==> flow/design.v <==
module box(
input clk, 
input sw, 
output reg speaker);
reg [30:0] sound;
always @(posedge clk) 
begin
	sound <= sound+31'd1;
end
wire [7:0] tunes;
music getnotes(.clk(clk), .sw(sw), .address(sound[29:22]), .notes(tunes));
wire [2:0] octave;
wire [3:0] notes;
divide_12 getnotes_octave(.num(tunes[5:0]), .quotient(octave), .rem(notes));
reg [8:0] clkdiv;
always @*
case(notes)
	 0: clkdiv = 9'd511; 
	 1: clkdiv = 9'd482; 
	 2: clkdiv = 9'd455; 
	 3: clkdiv = 9'd430; 
	 4: clkdiv = 9'd405; 
	 5: clkdiv = 9'd383; 
	 6: clkdiv = 9'd361; 
	 7: clkdiv = 9'd341; 
	 8: clkdiv = 9'd322; 
	 9: clkdiv = 9'd303; 
	10: clkdiv = 9'd286; 
	11: clkdiv = 9'd270; 
	default: clkdiv = 9'd0;
endcase
reg [8:0] notes_count;
reg [7:0] octave_counter;
always @(posedge clk)
begin
	if(notes_count==0)
	begin
		 notes_count <= clkdiv;
			if(octave_counter==0)
			begin
				octave_counter<=8'd255 >> octave;
			end
			else
			begin
				octave_counter <= octave_counter-8'd1;
			end
	end
	else 
	begin
		notes_count <= notes_count-9'd1;
	end
	if(notes_count==0 && octave_counter==0)
	begin
		if(tunes!=0 && sound[21:18]!=0)
		begin
		speaker <= ~speaker;
		end	
	end
end
endmodule
module divide_12(
	input [5:0] num,   
	output reg [2:0] quotient, 
	output [3:0] rem
);
reg [1:0] rem_32;
always @(num[5:2])
begin 
	quotient=(num[5:2])/3;
	rem_32 = (num[5:2])%3;
end	
assign rem[1:0] = num[1:0];   
assign rem[3:2] = rem_32;   
endmodule
module music(input clk, input sw,input [7:0] address,output reg [7:0] notes);
always @(posedge clk)
if (sw== 1'b1)
begin
	case(address)
		     0: notes<= 8'd22;
	  		  1: notes<= 8'd22;
			  2: notes<= 8'd22;
			  3: notes<= 8'd22;
			  4: notes<= 8'd22;
			  5: notes<= 8'd22;
			  6: notes<= 8'd22;
			  7: notes<= 8'd22;
			  8: notes<= 8'd00;
			  9: notes<= 8'd22;
			  10: notes<= 8'd22;
			 11: notes<= 8'd22;
			 12: notes<= 8'd22;
			 13: notes<= 8'd22;
			 14: notes<= 8'd22;
			 15: notes<= 8'd22;
			 16: notes<= 8'd22;
			 17: notes<= 8'd00;
			 18: notes<= 8'd22;
		    19: notes<= 8'd22;
			 20: notes<= 8'd25;
			 21: notes<= 8'd25;
			 22: notes<= 8'd18;
			 23: notes<= 8'd18;
			 24: notes<= 8'd20;
			 25: notes<= 8'd00;
			 26: notes<= 8'd00;
			 27: notes<= 8'd22;
			 28: notes<= 8'd22;
			 29: notes<= 8'd22;
			 30: notes<= 8'd22;
			 31: notes<= 8'd22;
			 32: notes<= 8'd22;
			 33: notes<= 8'd22;
			 34: notes<= 8'd22;
			 35: notes<= 8'd00;
			 36: notes<= 8'd23;
			 37: notes<= 8'd23;
			 38: notes<= 8'd23;
			 39: notes<= 8'd23;
			 40: notes<= 8'd23;
			 41: notes<= 8'd23;
			 42: notes<= 8'd23;
			 43: notes<= 8'd00;
			 44: notes<= 8'd00;
			 45: notes<= 8'd23;
			 46: notes<= 8'd23;
			 47: notes<= 8'd22;	 
			 48: notes<= 8'd22;
			 49: notes<= 8'd22;
			 50: notes<= 8'd22;
			 51: notes<= 8'd22;
			 52: notes<= 8'd22;
			 53: notes<= 8'd22;
			 54: notes<= 8'd00;
			 55: notes<= 8'd22;
			 56: notes<= 8'd22;
			 57: notes<= 8'd20;
			 58: notes<= 8'd20;
			 59: notes<= 8'd20;
			 60: notes<= 8'd20;
			 61: notes<= 8'd22;
			 62: notes<= 8'd22;
			 63: notes<= 8'd00;
			 64: notes<= 8'd20;
			 65: notes<= 8'd20;
			 66: notes<= 8'd20;
			 67: notes<= 8'd20;
			 68: notes<= 8'd20;
			 69: notes<= 8'd25;
			 70: notes<= 8'd25;
			 71: notes<= 8'd25;
			 72: notes<= 8'd25;
			 73: notes<= 8'd00;
			 74: notes<= 8'd22;
			 75: notes<= 8'd22;
			 76: notes<= 8'd22;
			 77: notes<= 8'd22;
			 78: notes<= 8'd22;
			 79: notes<= 8'd22;
			 80: notes<= 8'd22;
			 81: notes<= 8'd22;
			 82: notes<= 8'd00;
			 83: notes<= 8'd22;
			 84: notes<= 8'd22;
			 85: notes<= 8'd22;
			 86: notes<= 8'd22;
			 87: notes<= 8'd22;
			 88: notes<= 8'd22;
			 89: notes<= 8'd22;
			 90: notes<= 8'd22;
			 91: notes<= 8'd22;
			 92: notes<= 8'd22;
			 93: notes<= 8'd00;
			 94: notes<= 8'd22;
			 95: notes<= 8'd22;
			 96: notes<= 8'd25;
			 97: notes<= 8'd25;
			 98: notes<= 8'd18;
			 99: notes<= 8'd18;
			100: notes<= 8'd20;
			101: notes<= 8'd00;
			102: notes<= 8'd00;
			103: notes<= 8'd22;
			104: notes<= 8'd22;
			105: notes<= 8'd22;
			106: notes<= 8'd22;
			107: notes<= 8'd22;
			108: notes<= 8'd22;
			109: notes<= 8'd22;
			110: notes<= 8'd22;
			111: notes<= 8'd00;
			112: notes<= 8'd23;
			113: notes<= 8'd23;
			114: notes<= 8'd23;
			115: notes<= 8'd23;
			116: notes<= 8'd23;
			117: notes<= 8'd23;
			118: notes<= 8'd23;
			119: notes<= 8'd23;
			120: notes<= 8'd00;
			121: notes<= 8'd23;
			122: notes<= 8'd23;
			123: notes<= 8'd22;
			124: notes<= 8'd22;
			125: notes<= 8'd22;
			126: notes<= 8'd22;
			127: notes<= 8'd22;
			128: notes<= 8'd22;
			129: notes<= 8'd22;
			130: notes<= 8'd00;
			131: notes<= 8'd25;
			132: notes<= 8'd25;
			133: notes<= 8'd25;
			134: notes<= 8'd25;
			135: notes<= 8'd23;
			136: notes<= 8'd23;
			137: notes<= 8'd20;
			138: notes<= 8'd20;
			139: notes<= 8'd00;
			140: notes<= 8'd18;
			141: notes<= 8'd18;
			142: notes<= 8'd18;
			143: notes<= 8'd18;
			144: notes<= 8'd18;
			145: notes<= 8'd18;
			146: notes<= 8'd18;
			147: notes<= 8'd18;
			148: notes<= 8'd00;	
			default: notes <= 8'd0;
	endcase
	end
	else
	begin
		case(address)
		  0: notes<= 8'd18;
		  1: notes<= 8'd18;
		  2: notes<= 8'd18;
		  3: notes<= 8'd18;
		  4: notes<= 8'd25;
		  5: notes<= 8'd25;
		  6: notes<= 8'd25;
		  7: notes<= 8'd25;
		  8: notes<= 8'd00;
		  9: notes<= 8'd27;
		  10: notes<= 8'd27;
		 11: notes<= 8'd27;
		 12: notes<= 8'd27;
		 13: notes<= 8'd25;
		 14: notes<= 8'd25;
		 15: notes<= 8'd25;
		 16: notes<= 8'd25;
		 17: notes<= 8'd00;
		 18: notes<= 8'd23;
		 19: notes<= 8'd23;
		 20: notes<= 8'd23;
		 21: notes<= 8'd23;
		 22: notes<= 8'd22;
		 23: notes<= 8'd22;
		 24: notes<= 8'd22;
		 25: notes<= 8'd22;
		 26: notes<= 8'd00;
		 27: notes<= 8'd20;
		 28: notes<= 8'd20;
		 29: notes<= 8'd20;
		 30: notes<= 8'd20;
		 31: notes<= 8'd18;
		 32: notes<= 8'd18;
		 33: notes<= 8'd18;
		 34: notes<= 8'd18;
		 35: notes<= 8'd00;
		 36: notes<= 8'd25;
		 37: notes<= 8'd25;
		 38: notes<= 8'd25;
		 39: notes<= 8'd25;
		 40: notes<= 8'd23;
		 41: notes<= 8'd23;
		 42: notes<= 8'd23;
		 43: notes<= 8'd23;
		 44: notes<= 8'd00;
		 45: notes<= 8'd22;
		 46: notes<= 8'd22;
		 47: notes<= 8'd22;	 
		 48: notes<= 8'd22;
		 49: notes<= 8'd20;
		 50: notes<= 8'd20;
		 51: notes<= 8'd20;
		 52: notes<= 8'd20;
		 53: notes<= 8'd00;
		 54: notes<= 8'd25;
		 55: notes<= 8'd25;
		 56: notes<= 8'd25;
		 57: notes<= 8'd25;
		 58: notes<= 8'd23;
		 59: notes<= 8'd23;
		 60: notes<= 8'd23;
		 61: notes<= 8'd23;
		 62: notes<= 8'd00;
		 63: notes<= 8'd22;
		 64: notes<= 8'd22;
		 65: notes<= 8'd22;
		 66: notes<= 8'd22;
		 67: notes<= 8'd20;
		 68: notes<= 8'd20;
		 69: notes<= 8'd20;
		 70: notes<= 8'd20;
		 71: notes<= 8'd00;
		 72: notes<= 8'd18;
		 73: notes<= 8'd18;
		 74: notes<= 8'd18;
		 75: notes<= 8'd18;
		 76: notes<= 8'd25;
		 77: notes<= 8'd25;
		 78: notes<= 8'd25;
		 79: notes<= 8'd25;
		 80: notes<= 8'd00;
		 81: notes<= 8'd27;
		 82: notes<= 8'd27;
		 83: notes<= 8'd27;
		 84: notes<= 8'd27;
		 85: notes<= 8'd25;
		 86: notes<= 8'd25;
		 87: notes<= 8'd25;
		 88: notes<= 8'd25;
		 89: notes<= 8'd00;
		 90: notes<= 8'd23;
		 91: notes<= 8'd23;
		 92: notes<= 8'd23;
		 93: notes<= 8'd23;
		 94: notes<= 8'd22;
		 95: notes<= 8'd22;
		 96: notes<= 8'd22;
		 97: notes<= 8'd22;
		 98: notes<= 8'd00;
		 99: notes<= 8'd20;
		100: notes<= 8'd20;
		101: notes<= 8'd20;
		102: notes<= 8'd20;
		103: notes<= 8'd18;
		104: notes<= 8'd18;
		105: notes<= 8'd18;
		106: notes<= 8'd18;
		107: notes<= 8'd00;
		default: notes <= 8'd0; 
			endcase
	end
endmodule
# Tool chain data of box
# Tool output for the design above, in the order of the flow.
# Lines are those of the file above, counted from 1.
# Operators: Yosys type, input widths -> output width; for muxes data width and select width s.
# Cell names lack the library's common part.
# Not given: n/a
[setup]
design = "box"
clock_port = "clk"
library = "sky130hd"
pvt_corner = "tt_025C_1v80"

# Word level
# Source: Yosys, flattened and elaborated, memories not mapped. Widths are those after wreduce. Print and check cells do not count. Equal cells are merged and count once.
# Yosys's memory passes give these memory sizes; they may raise the number of words (mostly to a power of two), join words into wider ones and drop unused or constant bits.
[word_totals]
out_inout_bits = 1
regBits = 57
rom_bits = 2064
memories = 3
latchBits = 0
clocked_rd_ports_x_width = 10
input_bits = 2
ram_bits = 0
wordCells = 26
[op_classes]
n_mul = 0
cmp = 0
n_eq = 0
n_logic = 1
addsub = 3
n_div = 2
mux = 4
n_reduce_logical = 7
shifts = 1
[mem_list]
columns = ["name", "words", "width", "read_ports", "wr", "line", "source"]
rows = [
  ["(name not given)", 256, 5, 1, 0, 79, "case(address)"],
  ["(name not given)", 128, 5, 1, 0, 234, "case(address)"],
  ["(name not given)", 16, 9, 1, 0, 17, "case(notes)"],
]
[op_table]
columns = ["operator", "count"]
rows = [
  ["$div 4x2->32 const B", 1],
  ["$mod 4x2->32 const B", 1],
  ["$add 31x1->31 const B", 1],
  ["$mux 8", 3],
  ["$sub 9x1->9 const B", 1],
  ["$logic_not 9->1", 1],
  ["$mux 9", 1],
  ["$sub 8x1->8 const B", 1],
  ["$shr 8x3->8 const A", 1],
  ["$logic_not 8->1", 1],
  ["$reduce_bool 8->1", 1],
  ["$reduce_bool 4->1", 1],
  ["$logic_and 1x1->1", 2],
  ["$reduce_and 2->1", 1],
  ["$not 1->1", 1],
]

# Longest topological paths
# Longest topological path by Yosys (ltp), each cell counted once; first at word level (registers and memories cut), then after technology mapping (sequential cells cut; the memories' decode and read muxes count).
[depth]
ltp_word = 3
ABC_AREA = 0
ltp_mapped = 14
depth_no_buf = 14

# Synthesis result
# The flow's flattened synthesis, as Yosys stat reports it; memories are mapped. The netlist is that of the ABC_AREA named above (0 if unset); the other value can give another one.
[by_type]
columns = ["cell_type", "count", "type_area_um2"]
rows = [
  ["dfxtp_1", 54, 1.08E+03],
  ["ha_1", 26, 325.312],
  ["edfxtp_1", 9, 270.259],
  ["xnor2_1", 18, 157.651],
  ["xor2_1", 18, 157.651],
  ["nand2_1", 40, 150.144],
  ["nor2_1", 34, 127.622],
  ["a21oi_1", 25, 125.12],
  ["nand3_1", 19, 95.091],
  ["a31oi_1", 15, 93.84],
  ["inv_1", 25, 93.84],
  ["o21ai_0", 18, 90.086],
  ["and3_1", 10, 62.56],
  ["nand4_1", 10, 62.56],
  ["a211oi_1", 7, 52.55],
  ["a21o_1", 6, 45.043],
  ["nor3_1", 9, 45.043],
  ["a22o_1", 5, 43.792],
]
# Other cell types: 58; their cells: 134.
[synth_totals]
flip_flops = 63
seqArea_um2 = 1351.3
buffers = 24
synth_area_um2 = 4144.0
cell_count = 482
# By module: a second synthesis without flattening, with its own total; a netlist apart from the flattened one above.
[hier_totals]
hier_cells = 485
hier_area_um2 = 3967.6
# Rows give one instance, submodules left out.
[by_module]
columns = ["module", "mod_seq_area_um2", "mod_area_um2", "cells", "instances"]
rows = [
  ["box", 1051.0, 2257.2, 234, 1],
  ["music", 100.1, 1461.4, 216, 1],
  ["divide_12", 0.0, 249.0, 35, 1],
]

# Timing after synthesis
# Path of least setup slack by OpenSTA after synthesis, without wires, with an ideal clock, recovery checks aside; 20% of the period is set as input and as output delay. Where synthesis merged equal registers, the netlist keeps one of their names.
[synth_timing]
kind = "reg-to-reg"
start = "register sound[14]"
end = "register (no name shown)"
tclk_ns = 6.8
t_arrival_ns = 3.036
n_path_buf = 0
launch_ns = 0.000
setup_slack_ns = 3.634
t_required_ns = 6.670
path_delay_ns = 3.166
setup_ns = 0.130
path_stages = 13
synth_period_reached_ns = 3.166
# "path_delay_ns" is the arrival time less input delay plus setup time.
# "path_stages": output pins that drive a net of the path, with the launching flip-flop's if there is one; two outputs of one cell count as two.
# "synth_period_reached_ns" is the clock period less the worst setup slack; recovery checks do not enter. This is arithmetic on one report: input and output delays are still those of the set period (20% each).
[synth_between]
cell_sequence = "dfxtp_1 -> nand4_1 -> or3_1 -> nor3_1 -> nand4_1 -> xor2_1 -> ha_1 -> ha_1 -> inv_1 -> o21ai_1 -> a211oi_2 -> a2111oi_0 -> o32ai_1"
[synth_lines]
columns = ["element", "line", "source"]
rows = [
  ["start: declaration", 5, "reg [30:0] sound;"],
  ["start: assignment", 8, "sound <= sound+31'd1;"],
]
# Chain of elaborated cells between the ends: none given.

# Worst path after layout
# From the final timing report of run 1: the path of least setup slack in the routed layout; clock arrival at registers is part of the times.
[layout_timing]
kind = "reg-to-reg"
start = "register sound[14]"
end = "register (no name shown)"
n_path_buf = 0
setup_slack_ns = 1.16
t_required_ns = 5.33
setup_ns = 0.13
t_arrival_ns = 4.17
launch_ns = 0.34
tclk_ns = 5.12
path_stages = 14
[layout_between]
cell_sequence = "dfxtp_1 -> nand4_1 -> or3_1 -> nor3_1 -> nand4_1 -> xor2_1 -> inv_1 -> ha_1 -> nand2_1 -> a211oi_1 -> o22ai_1 -> and3_1 -> a2111oi_1 -> o32ai_1"
[layout_lines]
columns = ["element", "line", "source"]
rows = [
  ["start: declaration", 5, "reg [30:0] sound;"],
  ["start: assignment", 8, "sound <= sound+31'd1;"],
]
# Chain of elaborated cells between the ends: none given.

Subject: flow runs of box

Hi,

Flow measurements of box on sky130hd: 2 stored runs with different settings, listed in no order. Input and output delays are each 20% of the period that was set; the output load is 0.01 pF.
"achieved_clock_period_ns" means the clock period less the worst setup slack. The figure is calculated, with input and output delays left at 20% of the set period.
"timing.worst_path_ns" = time allowed to the worst setup path (clock period - input delay - output delay, where it has them) - its slack; a late launch clock adds to it, a late capture clock takes from it.
By "final_power_w" is meant OpenSTA's value without simulated activity: inputs other than the clock are taken to toggle once in ten clock periods, and the tool carries that through the logic.

# run 1
==> flow/run.sh <==
#!/bin/bash
# the make line also repeats the synthesis and layout settings of config.mk as NAME=value (left out here)
make -C /OpenROAD-flow-scripts/flow DESIGN_CONFIG=/design/flow/config.mk WORK_HOME=/design/flow/orfs CLKGATE_MAP_FILE= finish
==> flow/config.mk <==
export PLATFORM = sky130hd
export DESIGN_NAME = box
export DESIGN_NICKNAME = box
export VERILOG_FILES = /design/flow/design.v
export SDC_FILE = /design/flow/constraint.sdc
export NUM_CORES = 4
export LEC_CHECK = 0
export CAP_MARGIN = 20
export CORE_MARGIN = 2
export CORE_UTILIZATION = 53
export CTS_CLUSTER_DIAMETER = 110
export CTS_CLUSTER_SIZE = 90
export GPL_ROUTABILITY_DRIVEN = 1
export MAX_ROUTING_LAYER = met4
export PLACE_DENSITY_LB_ADDON = 0.12
export SETUP_SLACK_MARGIN = 0.92
export SLEW_MARGIN = 20
==> flow/constraint.sdc <==
create_clock -name core_clock -period 5.12 [get_ports {clk}]
set_input_delay 1.0240 -clock core_clock [delete_from_list [all_inputs] [get_ports {clk}]]
set_output_delay 1.0240 -clock core_clock [all_outputs]
set_load 0.01 [all_outputs]

==> run 1: results <==
post_route_stdcell_area_um2=4386.7
achieved_clock_period_ns=3.960
final_power_w=0.001004
timing.worst_path_ns=3.96
path_kind="reg-to-reg"
worst_setup_slack_ns=1.160
synthArea_um2=4144.0
die_footprint_um2=8542.4
util_frac=0.574
fin_hold_ws_ns=0.432

# run 2
==> flow/run.sh <==
#!/bin/bash
# the make line also repeats the synthesis and layout settings of config.mk as NAME=value (left out here)
make -C /OpenROAD-flow-scripts/flow DESIGN_CONFIG=/design/flow/config.mk WORK_HOME=/design/flow/orfs CLKGATE_MAP_FILE= finish
==> flow/config.mk <==
export PLATFORM = sky130hd
export DESIGN_NAME = box
export DESIGN_NICKNAME = box
export VERILOG_FILES = /design/flow/design.v
export SDC_FILE = /design/flow/constraint.sdc
export NUM_CORES = 4
export LEC_CHECK = 0
export CAP_MARGIN = 20
export CELL_PAD_IN_SITES_GLOBAL_PLACEMENT = 2
export CORE_MARGIN = 2
export CORE_UTILIZATION = 21
export CTS_CLUSTER_DIAMETER = 318
export CTS_CLUSTER_SIZE = 62
export GPL_TIMING_DRIVEN = 0
export MAX_ROUTING_LAYER = met5
export PLACE_DENSITY_LB_ADDON = 0.19
export SLEW_MARGIN = 20
export TNS_END_PERCENT = 5
==> flow/constraint.sdc <==
create_clock -name core_clock -period 1.96 [get_ports {clk}]
set_input_delay 0.3920 -clock core_clock [delete_from_list [all_inputs] [get_ports {clk}]]
set_output_delay 0.3920 -clock core_clock [all_outputs]
set_load 0.01 [all_outputs]

==> run 2: results <==
post_route_stdcell_area_um2=5529.1
achieved_clock_period_ns=3.047
final_power_w=0.002911
timing.worst_path_ns=3.05
path_kind="reg-to-reg"
worst_setup_slack_ns=-1.087
synthArea_um2=4144.0
die_footprint_um2=20873.0
util_frac=0.285
fin_hold_ws_ns=0.431

Regards
